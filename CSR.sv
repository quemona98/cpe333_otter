==> flow/design.v <==
`timescale 1ns / 1ps
module CSR_HW_8(RST, INT_TAKEN, ADDR, WR_EN, PC_ADDR, WD, CLK, CSR_MIE, CSR_MEPC, CSR_MTVEC, RD);
    input RST;
    input INT_TAKEN;
    input [11:0] ADDR;
    input WR_EN;
    input [31:0] PC_ADDR, WD;
    input CLK;
    output logic CSR_MIE;
    output logic [31:0] CSR_MEPC, CSR_MTVEC, RD;
    logic [31:0]CSR[0:2];
    always_ff @ (posedge CLK) begin  
        if (RST)  
            begin 
                CSR[0] <= 1'b0;
                CSR[1] <= 1'b0;
                CSR[2] <= 1'b0;
            end
       else
        if (WR_EN) begin 
            case(ADDR)
                12'h305: begin  
                CSR[1] <= WD; 
                end
                12'h341: begin  
                CSR[0] <= PC_ADDR;
                end
                12'h304: begin  
                CSR[2][0] <= WD[0];
                end
                default:
                CSR[2] <= 1'b0;
            endcase
        end
        if (INT_TAKEN) begin  
            CSR[0] <= PC_ADDR;
            CSR[2][0] <= 1'b0;
        end
     end
   always_comb begin  
        CSR_MIE = CSR[2][0];
        CSR_MEPC = CSR[0];
        CSR_MTVEC = CSR[1];
        RD = 0;  
        case (ADDR)  
            12'h00000305: begin  
            RD = CSR[1]; end
            12'h00000341: begin  
            RD = CSR[0]; end
            12'h00000304: begin  
            RD = CSR[2][0]; end
            default: begin  
            RD = 1'b0; end
        endcase
    end
endmodule
From RTL to reports: CSR_HW_8
What the tools print for CSR_HW_8, step after step.
Lines are those of the file above, counted from 1.
Cell names lack the library's common part.
{ "inputs": {"top_module": "CSR_HW_8", "clock_port": "CLK", "lib": "sky130hd", "corner": "tt_025C_1v80"} }

After elaboration
Counts by Yosys on the flattened word-level netlist (proc, flatten, opt, wreduce). Print and check cells are left out. Cells with the same type and inputs are merged into one.
{ "word_totals": {"register_bits": 65, "in_bits": 80, "out_inout_bits": 97, "wordCells": 20} }
{ "classes": {"n_eq": 3, "mux": 6, "bitwise": 1, "reduce_and_logical": 7} }
{ "ops": {"columns": ["cell", "count"], "rows": [
  ["32-bit two-way mux", 4],
  ["32-bit parallel mux with 3-bit select", 1],
  ["12-bit by 10-bit == test with 1-bit output (second input constant)", 3],
  ["2-bit AND reduction", 3],
  ["3-bit nonzero test", 2],
  ["2-bit OR reduction", 2],
  ["1-bit parallel mux with 2-bit select", 1],
  ["1-bit NOT", 1]
]} }

Depth
Yosys ltp: most cells in a row. Word level: on the elaborated netlist, between registers, memories and ports. Mapped: between sequential cells and ports; inverters and the memories' decode and read muxes count.
{ "depth": {"ltp_word": 5, "abc_area": 0, "mapped_depth": 6, "depth_no_buf": 4} }

Mapped cells and area
Yosys stat after the flow's synthesis: flattened, memories mapped to cells. It holds for the ABC_AREA given above (unset counts as 0); a run with the other value may have another netlist.
{ "types": {"columns": ["cell_type", "count", "area_total_um2"], "rows": [
  ["edfxtp_1", 32, 960.922],
  ["dfxtp_1", 33, 660.634],
  ["nand2_1", 65, 243.984],
  ["a22o_2", 24, 240.23],
  ["and2_1", 32, 200.192],
  ["a21oi_1", 32, 160.154],
  ["buf_6", 6, 67.565],
  ["a22o_1", 7, 61.309],
  ["clkbuf_1", 10, 37.536],
  ["nand4b_1", 3, 26.275],
  ["buf_4", 3, 22.522],
  ["nor4_4", 1, 21.27],
  ["and4b_1", 2, 20.019],
  ["nand2b_1", 3, 18.768],
  ["nand4b_2", 1, 15.014],
  ["and4bb_2", 1, 12.512],
  ["nor2_4", 1, 11.261],
  ["a211o_2", 1, 10.01]
]} }
Other cell types: 9; their cells: 9.
{ "synth_totals": {"cells": 266, "mapped_area_mm2": 0.0028502, "seq_area_mm2": 0.0016216, "flip_flops": 65} }

Worst setup path after synthesis
Source: OpenSTA report_checks on the synthesized netlist (no wires, ideal clock, input and output delay 20% of the period each), path of least setup slack; recovery checks are left aside. Register names are those of the netlist, which keeps one name where synthesis merged equal registers.
{ "synth_path": {"path_kind": "in2reg", "start": "input ADDR[4]", "end": "register CSR[0][0]", "clock_period_ns": 2.72, "launch_ns": 0.544, "t_arrival_ns": 1.993, "required_ns": 2.332, "setup_slack_ns": 0.339, "delay_ns": 1.837, "path_stages": 4, "path_buffers": 0, "period_less_setup_slack_ns": 2.381} }
"delay_ns" is the arrival time less input delay plus setup time.
"path_stages": output pins that drive a net of the path, with the launching flip-flop's if there is one; two outputs of one cell count as two.
"period_less_setup_slack_ns" = period - worst setup slack (recovery checks aside). The figure is calculated, with input and output delays left at 20% of the set period.
Between the ends stands the longest chain of elaborated cells between them, by number of cells; it is not shown to be the way that was timed. Of several equally long chains one is given.
A line is the first line of the expression or statement that the cell stems from. Yosys adds cells for indexed reads and writes and turns some case tables into memories.
At most two assigning lines are given for a register; there are more.
Only ways into the end's enable, where the timed path ends, are counted here.
{ "synth_between": {"cell_sequence": "nor4_4 > nand4b_2 > nor2_4 > a211o_1", "elab_chain_cells": 3, "cone_cells": 3} }
{ "synth_rtl": {"columns": ["item", "line_no", "rtl"], "rows": [
  ["start, declared", 5, "input [11:0] ADDR;"],
  ["12-bit by 10-bit == test with 1-bit output", 21, "case(ADDR)"],
  ["3-bit nonzero test", null, null],
  ["2-bit AND reduction", null, null],
  ["end, assigned", 15, "CSR[0] <= 1'b0;"],
  ["end, assigned", 26, "CSR[0] <= PC_ADDR;"],
  ["end, declared", 11, "logic [31:0]CSR[0:2];"]
]} }

Wiki page: CSR_HW_8 / flow data

Top module CSR_HW_8; platform sky130hd; tools Yosys and OpenROAD; 2 stored runs in no particular order. Input and output delays are each 20% of the period that was set; the output load is 0.01 pF.
[
  {
    "run": "stored run 1",
    "settings": { "period_ns": 3.38, "CORE_UTILIZATION": 72, "SETUP_SLACK_MARGIN": 0.73, "PLACE_DENSITY_LB_ADDON": 0.21, "ABC_AREA": 0, "GPL_TIMING_DRIVEN": 0, "CAP_MARGIN": 20, "SLEW_MARGIN": 5, "CORE_MARGIN": 2 },
    "outcome": "no final report: placement broke off with FLW-0024"
  },
  {
    "run": "stored run 2",
    "settings": { "period_ns": 3.24, "CORE_UTILIZATION": 72, "SETUP_SLACK_MARGIN": 0.73, "PLACE_DENSITY": 0.53, "HOLD_SLACK_MARGIN": -0.08, "CORE_MARGIN": 2, "ABC_AREA": 0, "GPL_TIMING_DRIVEN": 0, "MAX_ROUTING_LAYER": "met5", "CAP_MARGIN": 20, "SLEW_MARGIN": 20 },
    "outcome": "no final report: placement broke off with GPL-0301"
  }
]
