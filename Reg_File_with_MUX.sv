==> flow/design.v <==
`timescale 1ns / 1ps
module Reg_File_with_MUX(ALU_OUT, MEM_DOUT_2, CSR_RD, PC_4_OUT, RF_WR_SEL,
                         CLOCK, regWrite, input_reg, RF_RS1, RF_RS2);
    input [31:0] ALU_OUT, MEM_DOUT_2, CSR_RD, PC_4_OUT;
    input [1:0] RF_WR_SEL;
    input CLOCK;  
    input regWrite;  
    input [31:0] input_reg;  
    output logic [31:0] RF_RS1; 
    output logic [31:0] RF_RS2;  
    logic [31:0] Mux_to_RegFile;
    Reg_file_MUX Mux (.ALU_OUT(ALU_OUT), .MEM_DOUT_2(MEM_DOUT_2), .CSR_RD(CSR_RD),
    .PC_OUT(PC_4_OUT), .RF_WR_SEL(RF_WR_SEL), .MUX_OUT(Mux_to_RegFile));
    Register_File_HW_3 RegFile (.CLOCK(CLOCK), .WD(Mux_to_RegFile), .ENABLE(regWrite),
    .input_reg(input_reg), .RF_RS1(RF_RS1), .RF_RS2(RF_RS2));
endmodule
`timescale 1ns / 1ps
module Reg_file_MUX(ALU_OUT, MEM_DOUT_2, CSR_RD, PC_OUT, RF_WR_SEL, MUX_OUT);
    input [31:0] ALU_OUT, MEM_DOUT_2, CSR_RD, PC_OUT;
    input [1:0] RF_WR_SEL;
    output logic [31:0] MUX_OUT;
    always_comb begin
        case (RF_WR_SEL)
            2'b00: begin MUX_OUT = PC_OUT; end 
            2'b01: begin MUX_OUT = CSR_RD ; end 
            2'b10: begin MUX_OUT = MEM_DOUT_2 ; end 
            2'b11: begin MUX_OUT = ALU_OUT ; end 
        endcase
    end
endmodule
`timescale 1ns / 1ps
module Register_File_HW_3(CLOCK, WD, ENABLE, input_reg, RF_RS1, RF_RS2);
    input CLOCK;  
    input [31:0] WD;  
    input ENABLE;  
    input [31:0] input_reg;  
    output logic [31:0] RF_RS1; 
    output logic [31:0] RF_RS2;  
    logic [31:0]RAM[0:31];  
    logic [4:0] adr1, adr2, wa;  
  initial begin
  int i;
  for (i=0; i<32; i=i+1) begin
    RAM[i] = 0;
  end
end
   always_comb begin
    adr1 = input_reg[19:15];  
    adr2 = input_reg[24:20];  
    wa = input_reg[11:7];  
    RF_RS1 = RAM[adr1]; 
    RF_RS2 = RAM[adr2];
  end
always_ff @ (posedge CLOCK)
    begin
       if(ENABLE)  
       begin
            RAM[wa] <= WD;
       end       
       RAM[0] <= 32'h00;
    end
endmodule
Reports on Reg_File_with_MUX. Tool output for the design above, in the order of the flow. Lines are those of the file above, counted from 1. Operators carry their Yosys type and port widths (W data, S select, Z words). Library cell names are shortened. The mark n/a stands for no value.

Design top: Reg_File_with_MUX. Clock input: CLOCK. Library: sky130hd. Library corner: tt_025C_1v80.

After elaboration. Counts by Yosys on the flattened word-level netlist (proc, flatten, opt, wreduce; memories kept). Register bits leave out memories and registers merged into their read ports (data or address); mux counts leave out enables and synchronous resets folded into registers. Print and check cells are left out. Cells with the same type and inputs are merged into one. Memory sizes are those after Yosys's memory passes, which may raise the word count (mostly to a power of two), join words into wider ones and drop unused or constant bits.

Elaborated cells: 9. The figure for memories kept is 1. For register bits after elaboration the number is 0. For bits in writable memories the number is 1024.

Memory list: RegFile.RAM (words 32, bits a word 32, rd ports 2, wr ports 2, line 39) `logic [31:0]RAM[0:31];`.

The entry for multiplexer cells reads 4. The entry for reduce/logical cells reads 1. The entry for equal/unequal tests reads 3.

Operator list (count): $pmux W32 S4 (1); $mux W32 (1); $mux W5 (1); $eq A2 B2 Y1 const B (2); $eq A2 B1 Y1 const B (1); $logic_not A2 Y1 (1); $mux W1 (1).

Longest topological paths. Depth = most cells in a row (Yosys ltp): at word level without a register or memory, in the mapped netlist without a sequential cell, where the memories' decode and read muxes count.

The figure for word-level depth is 3. ABC_AREA: 0. Gate-level depth with buffers: 9.

After synthesis. Yosys stat after the flow's synthesis: flattened, memories mapped to cells. It holds for the ABC_AREA given above (unset counts as 0); a run with the other value may have another netlist. The area totals of this step are shown rounded.

Under mapped flip-flops stands 992. Cell area after synthesis: 0.047 mm^2. The figure for standard cells after synthesis is 2453. For buffer cells the number is 216. Under sequential area stands 0.03 mm^2.

Cell types: edfxtp_1 (count 992, total area 2.98E+04 um^2); mux4_2 (count 416, total area 9.37E+03 um^2); mux2i_1 (count 194, total area 1.94E+03 um^2); a22o_1 (count 191, total area 1.67E+03 um^2); mux2_2 (count 63, total area 709.43 um^2); a211oi_1 (count 64, total area 480.461 um^2); o31ai_1 (count 64, total area 480.461 um^2); clkbuf_1 (count 117, total area 439.171 um^2); and2_1 (count 66, total area 412.896 um^2); o22ai_1 (count 64, total area 400.384 um^2); o21ai_1 (count 64, total area 320.307 um^2); buf_2 (count 53, total area 265.254 um^2); buf_4 (count 23, total area 172.666 um^2); buf_6 (count 14, total area 157.651 um^2); nor2_1 (count 34, total area 127.622 um^2); nand3b_1 (count 5, total area 37.536 um^2); nor2b_1 (count 6, total area 37.536 um^2); buf_1 (count 9, total area 33.782 um^2).

Not listed: further types 6, cells in them 14. The figures by module come from a second, unflattened synthesis with its own total; it is not the netlist above.

The entry for cells (unflattened synthesis) reads 2486. The entry for area total of the unflattened synthesis reads 0.047 mm^2.

Rows give one instance, submodules left out.

Modules: Register_File_HW_3 (area 0.046 mm^2, times used 1, cells 2447, sequential area 0.03 mm^2); Reg_file_MUX (area 0.00081 mm^2, times used 1, cells 39, sequential area 0 mm^2); Reg_File_with_MUX (area 0 mm^2, times used 1, cells 0, sequential area 0 mm^2).

Path before layout. Path of least setup slack by OpenSTA after synthesis, without wires, with an ideal clock, recovery checks aside; 20% of the period is set as input and as output delay. Where synthesis merged equal registers, the netlist keeps one of their names.

Kind: input port to output port. Start: input input_reg[15]. End: output RF_RS1[10]. Data arrival time: 2.904 ns. The entry for stages on the path reads 7. The figure for launch time at the first pin is 1.394 ns. The figure for delay of the path is 1.510 ns. For clock period the number is 6.97 ns. The figure for slack is 2.672 ns. Output delay: 1.394 ns. The figure for buffers on the path is 3. The entry for synthesis period reached reads 4.298 ns.

"delay of the path" = arrival - input delay + setup time. At an output port there is no setup time. "stages on the path": output pins that drive a net of the path, with the launching flip-flop's if there is one; two outputs of one cell count as two. "synthesis period reached" = period - worst setup slack (recovery checks aside). The figure is calculated, with input and output delays left at 20% of the set period. Between the ends stands the longest chain of elaborated cells between them, by number of cells; it is not shown to be the way that was timed. Of several equally long chains one is given. A line is the first line of the expression or statement that the cell stems from. Yosys adds cells for indexed reads and writes and turns some case tables into memories. The chain passes a memory read, where the word-level depth is cut; so it can be longer than that depth.

Cell sequence: buf_2 buf_6 buf_2 mux4_2 a22o_1 o21ai_1 o31ai_1. Under length of the longest elaborated chain stands 1.

Ends and longest elaborated chain, post-synthesis: from (decl) (line 8) `input [31:0] input_reg;`; $mem_v2 Z32 W32 (line 39) `logic [31:0]RAM[0:31];`; to (decl) (line 9) `output logic [31:0] RF_RS1;`.

Worst path after layout. Path of least setup slack in the final report of entry A (OpenROAD, finished layout, wires in). Where an end is a register, its clock arrival counts in the times.

Kind: input port to output port. Start: input input_reg[15]. End: output RF_RS1[20]. Data arrival time: 3.57 ns. Output delay: 0.94 ns. The figure for buffers on the path is 4. For clock period the number is 4.71 ns. The figure for slack is 0.20 ns. The entry for stages on the path reads 8. The figure for launch time at the first pin is 0.94 ns.

Between the ends stands the longest chain of elaborated cells between them, by number of cells; it is not shown to be the way that was timed. Of several equally long chains one is given. The chain passes a memory read, where the word-level depth is cut; so it can be longer than that depth.

Cell sequence: buf_8 buf_12 buf_12 mux4_2 mux2i_1 and2_1 o31ai_1 clkdlybuf4s50_1. Under length of the longest elaborated chain stands 1.

Ends and longest elaborated chain, after layout: from (decl) (line 8) `input [31:0] input_reg;`; $mem_v2 Z32 W32 (line 39) `logic [31:0]RAM[0:31];`; to (decl) (line 9) `output logic [31:0] RF_RS1;`.

Appendix: measured runs

Measured results for Reg_File_with_MUX: 2 stored runs of the Yosys and OpenROAD flow on sky130hd. The settings differ; the order carries no meaning. The constraints put input and output delay at 20% of the set period each and load the outputs with 0.01 pF. "time used up by the worst setup path": the worst setup path's part of the clock period (all of it between registers, 20% less for each end at a port) less its slack. A launch clock that arrives late makes it longer, a capture clock that arrives late makes it shorter. Measured values are rounded.

Files of entry A:
==> flow/run.sh <==
#!/bin/bash
# the make line also repeats the synthesis and layout settings of config.mk as NAME=value (left out here)
make -C /OpenROAD-flow-scripts/flow DESIGN_CONFIG=/design/flow/config.mk WORK_HOME=/design/flow/orfs CLKGATE_MAP_FILE= finish
==> flow/config.mk <==
export PLATFORM = sky130hd
export DESIGN_NAME = Reg_File_with_MUX
export DESIGN_NICKNAME = Reg_File_with_MUX
export VERILOG_FILES = /design/flow/design.v
export SDC_FILE = /design/flow/constraint.sdc
export NUM_CORES = 4
export LEC_CHECK = 0
export CAP_MARGIN = 20
export CELL_PAD_IN_SITES_DETAIL_PLACEMENT = 0
export CORE_MARGIN = 2
export CORE_UTILIZATION = 28
export CTS_CLUSTER_DIAMETER = 350
export GPL_ROUTABILITY_DRIVEN = 0
export HOLD_SLACK_MARGIN = 0.14
export MIN_ROUTING_LAYER = met1
export PLACE_DENSITY_LB_ADDON = 0.16
export SLEW_MARGIN = 35
export TNS_END_PERCENT = 10
==> flow/constraint.sdc <==
create_clock -name core_clock -period 4.71 [get_ports {CLOCK}]
set_input_delay 0.9420 -clock core_clock [delete_from_list [all_inputs] [get_ports {CLOCK}]]
set_output_delay 0.9420 -clock core_clock [all_outputs]
set_load 0.01 [all_outputs]

Results of entry A. The lowest setup slack reads 0.20 ns. For the sum of negative setup slack the run shows 0.000 ns. The area of the standard cells in the finished layout is 0.057 mm^2. For the smallest hold slack the run shows 1.4 ns. For the synthesized cell area the run shows 0.047 mm^2. The measured time used up by the worst setup path is 2.62 ns. Type of the worst setup path: input port to output port. The overall die area is 0.17 mm^2.

Files of entry B:
==> flow/run.sh <==
#!/bin/bash
# the make line also repeats the synthesis and layout settings of config.mk as NAME=value (left out here)
make -C /OpenROAD-flow-scripts/flow DESIGN_CONFIG=/design/flow/config.mk WORK_HOME=/design/flow/orfs CLKGATE_MAP_FILE= finish
==> flow/config.mk <==
export PLATFORM = sky130hd
export DESIGN_NAME = Reg_File_with_MUX
export DESIGN_NICKNAME = Reg_File_with_MUX
export VERILOG_FILES = /design/flow/design.v
export SDC_FILE = /design/flow/constraint.sdc
export NUM_CORES = 4
export LEC_CHECK = 0
export CAP_MARGIN = 20
export CORE_MARGIN = 2
export CORE_UTILIZATION = 35
export SLEW_MARGIN = 20
==> flow/constraint.sdc <==
create_clock -name core_clock -period 3.41 [get_ports {CLOCK}]
set_input_delay 0.6820 -clock core_clock [delete_from_list [all_inputs] [get_ports {CLOCK}]]
set_output_delay 0.6820 -clock core_clock [all_outputs]
set_load 0.01 [all_outputs]

Results of entry B. The lowest setup slack reads -0.10 ns. For the sum of negative setup slack the run shows -0.25 ns. The area of the standard cells in the finished layout is 0.06 mm^2. For the smallest hold slack the run shows 1.1 ns. For the synthesized cell area the run shows 0.047 mm^2. The measured time used up by the worst setup path is 2.15 ns. Type of the worst setup path: input port to output port. The overall die area is 0.14 mm^2.
